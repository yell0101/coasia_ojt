==> flow/design.v <==
module fsm_Bit1_Counter (
	input				iclk,
	input				irstn,
	input				i_load,
	input		[7:0]	i_data,
	output reg	[3:0]	o_bit_cnt,
	output reg			o_ready 
);
reg [3:0] r_clk_cnt;
reg [7:0] r_data_shift;  
reg n_state, c_state;
parameter	IDLE	= 1'b0,
			COUNT	= 1'b1;
always @(*) begin
	if (!irstn)				begin n_state = IDLE; end
	else
		case(c_state)
			IDLE	: if(i_load)				begin n_state = COUNT; end
						else 					begin n_state = IDLE; end
			COUNT	: if(r_clk_cnt > 4'b1000)	begin n_state = IDLE; end
						else					begin n_state = COUNT; end
			default : 							begin n_state = IDLE; end
		endcase
end
always @(posedge iclk or negedge irstn) begin
	if(!irstn)	begin c_state <= IDLE; end
	else		begin c_state <= n_state; end
end 
always @(posedge iclk or negedge irstn) begin
		if(!irstn)								begin r_data_shift <= 8'b0; end
		else if( (c_state== IDLE) && i_load)	begin r_data_shift <= i_data; end
		else if (r_clk_cnt < 4'b1000)			begin r_data_shift <= {1'b0, r_data_shift[7:1] }; end
		else									begin r_data_shift <= r_data_shift; end
end
always @(posedge iclk or negedge irstn) begin
	if(!irstn)	begin r_clk_cnt <= 4'b0; end
	else begin
		case(c_state)
				IDLE	: r_clk_cnt <= 4'b0;
				COUNT	: r_clk_cnt <= r_clk_cnt + 4'b0001;
				default	: r_clk_cnt <= r_clk_cnt;
		endcase
	end
end
always @(posedge iclk or negedge irstn) begin
	if(!irstn)	begin o_bit_cnt <= 4'b0; end
	else begin
			case(c_state)
					IDLE	: o_bit_cnt <= 0;
					COUNT	: if(r_data_shift[0] == 1'b1)					begin o_bit_cnt <= o_bit_cnt + 4'b0001; end
							 else if(r_clk_cnt > 4'b1000)					begin o_bit_cnt <= o_bit_cnt; end
							 else											begin o_bit_cnt <= o_bit_cnt; end
					default	: o_bit_cnt <= o_bit_cnt;
			endcase
	end
end
always @(posedge iclk or negedge irstn) begin
	if(!irstn)	begin o_ready <= 1'b0; end
		else begin
				case(n_state)
						IDLE	: o_ready <= 1'b1;
						COUNT	: o_ready <= 1'b0;
				endcase
		end
end
endmodule
---- Tool chain data of fsm_Bit1_Counter ----
Tool output for the design above, in the order of the flow.
Lines are those of the file above, counted from 1.
Cell names lack the library's common part.
The mark -- stands for no value.
inputs
  top ..................................... fsm_Bit1_Counter
  clock ................................... iclk
  standard-cell library ................... sky130hd
  timing corner ........................... tt_025C_1v80

---- Word level ----
Source: Yosys, flattened and elaborated, memories not mapped. Widths are those after wreduce. Registers that Yosys merges into a memory's read port (data or address) are not register bits. Print and check cells do not count. Equal cells are merged and count once.
bit counts
  register bits after elaboration ......... 18
  output and inout bits ................... 5
cells by class
  reductions and logical operators ........ 2
  bitwise operators ....................... 2
  eq/ne operators ......................... 1
  add/subtract/negate cells ............... 2
  magnitude comparators ................... 2
  multiplexer cells ....................... 10
operators by type and width
  operator                                               number
  parallel mux 4 bit (select 2 bit)                      2
  2-to-1 mux 8 bit                                       2
  adder 4 x 1 -> 4 bit (second input constant)           2
  greater-than comparator 4 bit (second input constant)  1
  less-than comparator 4 bit (second input constant)     1
  2-to-1 mux 4 bit                                       1
  parallel mux 1 bit (select 2 bit)                      2
  2-to-1 mux 1 bit                                       3
  inverter 1 bit                                         2
  inequality test 2 bit (second input constant)          1
  nonzero test 2 bit                                     1
  logical AND 1 bit                                      1

---- Logic depth ----
Longest topological path by Yosys (ltp), each cell counted once; first at word level (registers and memories cut), then after technology mapping (sequential cells cut; the memories' decode and read muxes count).
depth
  depth after elaboration ................. 6
  ABC_AREA ................................ 0
  mapped depth ............................ 4
  gate-level depth less buffers ........... 4

---- Synthesis result ----
Source: synth_stat.txt of the flow (Yosys; design flattened, memories mapped). It holds for the ABC_AREA given above (unset counts as 0); a run with the other value may have another netlist.
Totals and module areas in this step are rounded.
mapped netlist
  cell count .............................. 68
  flip-flop cells ......................... 18
  area of sequential cells ................ 450.4 um^2
  chip area (Yosys) ....................... 917.1 um^2
cell types
  type      number  area in all (um^2)
  dfrtp_1   18      450.432
  mux2_4    7       105.101
  mux2_1    7       78.826
  mux2i_1   4       40.038
  ha_1      3       37.536
  buf_6     3       33.782
  buf_12    1       20.019
  xnor2_1   2       17.517
  inv_1     4       15.014
  nor2_1    4       15.014
  nand2b_4  1       13.763
  nand2b_1  2       12.512
  nand2_1   3       11.261
  o221a_2   1       11.261
  a21bo_2   1       10.01
  o221ai_1  1       8.758
  nand3b_1  1       7.507
  and2_1    1       6.256
Other cell types: 4; their cells: 4.

---- Worst setup path after synthesis ----
Source: OpenSTA report_checks on the synthesized netlist (no wires, ideal clock, input and output delay 20% of the period each), path of least setup slack; recovery checks are left aside. Register names are those of the netlist, which keeps one name where synthesis merged equal registers.
path post-synthesis
  kind .................................... flip-flop to flip-flop
  start point ............................. register (name not given)
  end point ............................... register r_data_shift[0]
  period .................................. 2.09 ns
  delay of the path ....................... 1.155 ns
  path slack .............................. 0.935 ns
  library setup time ...................... 0.125 ns
  arrival ................................. 1.030 ns
  driving pins on the path ................ 4
  period reached after synthesis .......... 1.155 ns
"delay of the path" = arrival - input delay + setup time.
"driving pins on the path": output pins that drive a net of the path, with the launching flip-flop's if there is one; two outputs of one cell count as two.
"period reached after synthesis" = period - worst setup slack (recovery checks aside). The figure is calculated, with input and output delays left at 20% of the set period.
At most two assigning lines are given for a register; there are more.
on the way, post-synthesis
  cell sequence ........................... dfrtp_1 > buf_12 > mux2_1 > mux2_4
ends and longest elaborated chain, post-synthesis
  what              RTL line  source
  end: assignment   31        else if( (c_state== IDLE) && i_load) begin r_data_shift <= i_data; end
  end: assignment   32        else if (r_clk_cnt < 4'b1000) begin r_data_shift <= {1'b0, r_data_shift[7:1] }; end
  end: declaration  10        reg [7:0] r_data_shift;
Chain of elaborated cells between the ends: none given.

---- Path in the finished layout ----
Path of least setup slack in the final report of stored run 1 (OpenROAD, finished layout, wires in). Where an end is a register, its clock arrival counts in the times.
path post-layout
  kind .................................... input port to flip-flop
  start point ............................. input irstn
  end point ............................... register o_ready
  period .................................. 1.92 ns
  arrival ................................. 1.72 ns
  driving pins on the path ................ 2
  external input delay .................... 0.38 ns
  library setup time ...................... 0.18 ns
  path slack .............................. 0.26 ns
The rows between start and end are the longest chain of elaborated cells between them; the timing report does not say that the signal goes this way. Where chains are equally long, one stands for them.
Each line given opens the expression or statement behind the cell; cells for indexed reads and writes are added by Yosys, which also makes memories of some case tables.
At most two assigning lines are given for a register; there are more.
on the way, post-layout
  cell sequence ........................... clkdlybuf4s50_1 > o221ai_1
  length of the longest elaborated chain .. 3
ends and longest elaborated chain, post-layout
  what                               RTL line  source
  start: declaration                 3         input irstn,
  2-to-1 mux 1 bit                   15        if (!irstn) begin n_state = IDLE; end
  inverter 1 bit                     60        case(n_state)
  parallel mux 1 bit (select 2 bit)  60
  end: assignment                    58        if(!irstn) begin o_ready <= 1'b0; end
  end: assignment                    61        IDLE : o_ready <= 1'b1;
  end: declaration                   7         output reg o_ready

Settings and measured results of 2 stored flow runs for module fsm_Bit1_Counter (sky130hd), not sorted in any way. The constraints put input and output delay at 20% of the set period each and load the outputs with 0.01 pF.
"period reached" = clock period - worst setup slack. The figure is calculated, with input and output delays left at 20% of the set period.
By "time on the worst setup path" is meant the share of the clock period that the worst setup path is allowed (20% is reserved at inputs, 20% at outputs), minus its slack. Clock arrival times at its registers enter into it.
"power consumption": no workload was simulated; the value follows from the tool's default switching activity.
Results are given in rounded form.

---- stored run 1 ----
settings
  period_ns = 1.92
  CORE_UTILIZATION = 24
  SETUP_SLACK_MARGIN = -0.02
  CORE_ASPECT_RATIO = 0.72
  CELL_PAD_IN_SITES_DETAIL_PLACEMENT = 2
  GPL_TIMING_DRIVEN = 0
  MIN_ROUTING_LAYER = met2
  CAP_MARGIN = 20
  CORE_MARGIN = 2
  SLEW_MARGIN = 20
results
  worst slack on setup checks ............. 0.263 ns
  final worst hold slack .................. 0.521 ns
  standard-cell area after layout ......... 1,174 um^2
  die footprint ........................... 4,339 um^2
  final design utilization ................ 31.4%
  netlist area reported by Yosys .......... 917.1 um^2
  period reached .......................... 1.657 ns
  power consumption ....................... 0.8467 mW
  time on the worst setup path ............ 1.27 ns
  critical path kind ...................... input port to flip-flop
  setup TNS ............................... 0.000 ns

---- stored run 2 ----
settings
  period_ns = 2.16
  CORE_UTILIZATION = 27
  SETUP_SLACK_MARGIN = 0.61
  PLACE_DENSITY = 0.77
  HOLD_SLACK_MARGIN = -0.04
  GPL_TIMING_DRIVEN = 1
  GPL_ROUTABILITY_DRIVEN = 0
  CTS_CLUSTER_SIZE = 64
  CAP_MARGIN = 20
  CORE_MARGIN = 2
  SLEW_MARGIN = 20
results
  worst slack on setup checks ............. 0.740 ns
  final worst hold slack .................. 0.496 ns
  standard-cell area after layout ......... 1,127 um^2
  die footprint ........................... 3,879 um^2
  final design utilization ................ 34.1%
  netlist area reported by Yosys .......... 917.1 um^2
  period reached .......................... 1.420 ns
  power consumption ....................... 0.7027 mW
  time on the worst setup path ............ 0.99 ns
  critical path kind ...................... flip-flop to output port
  setup TNS ............................... 0.000 ns
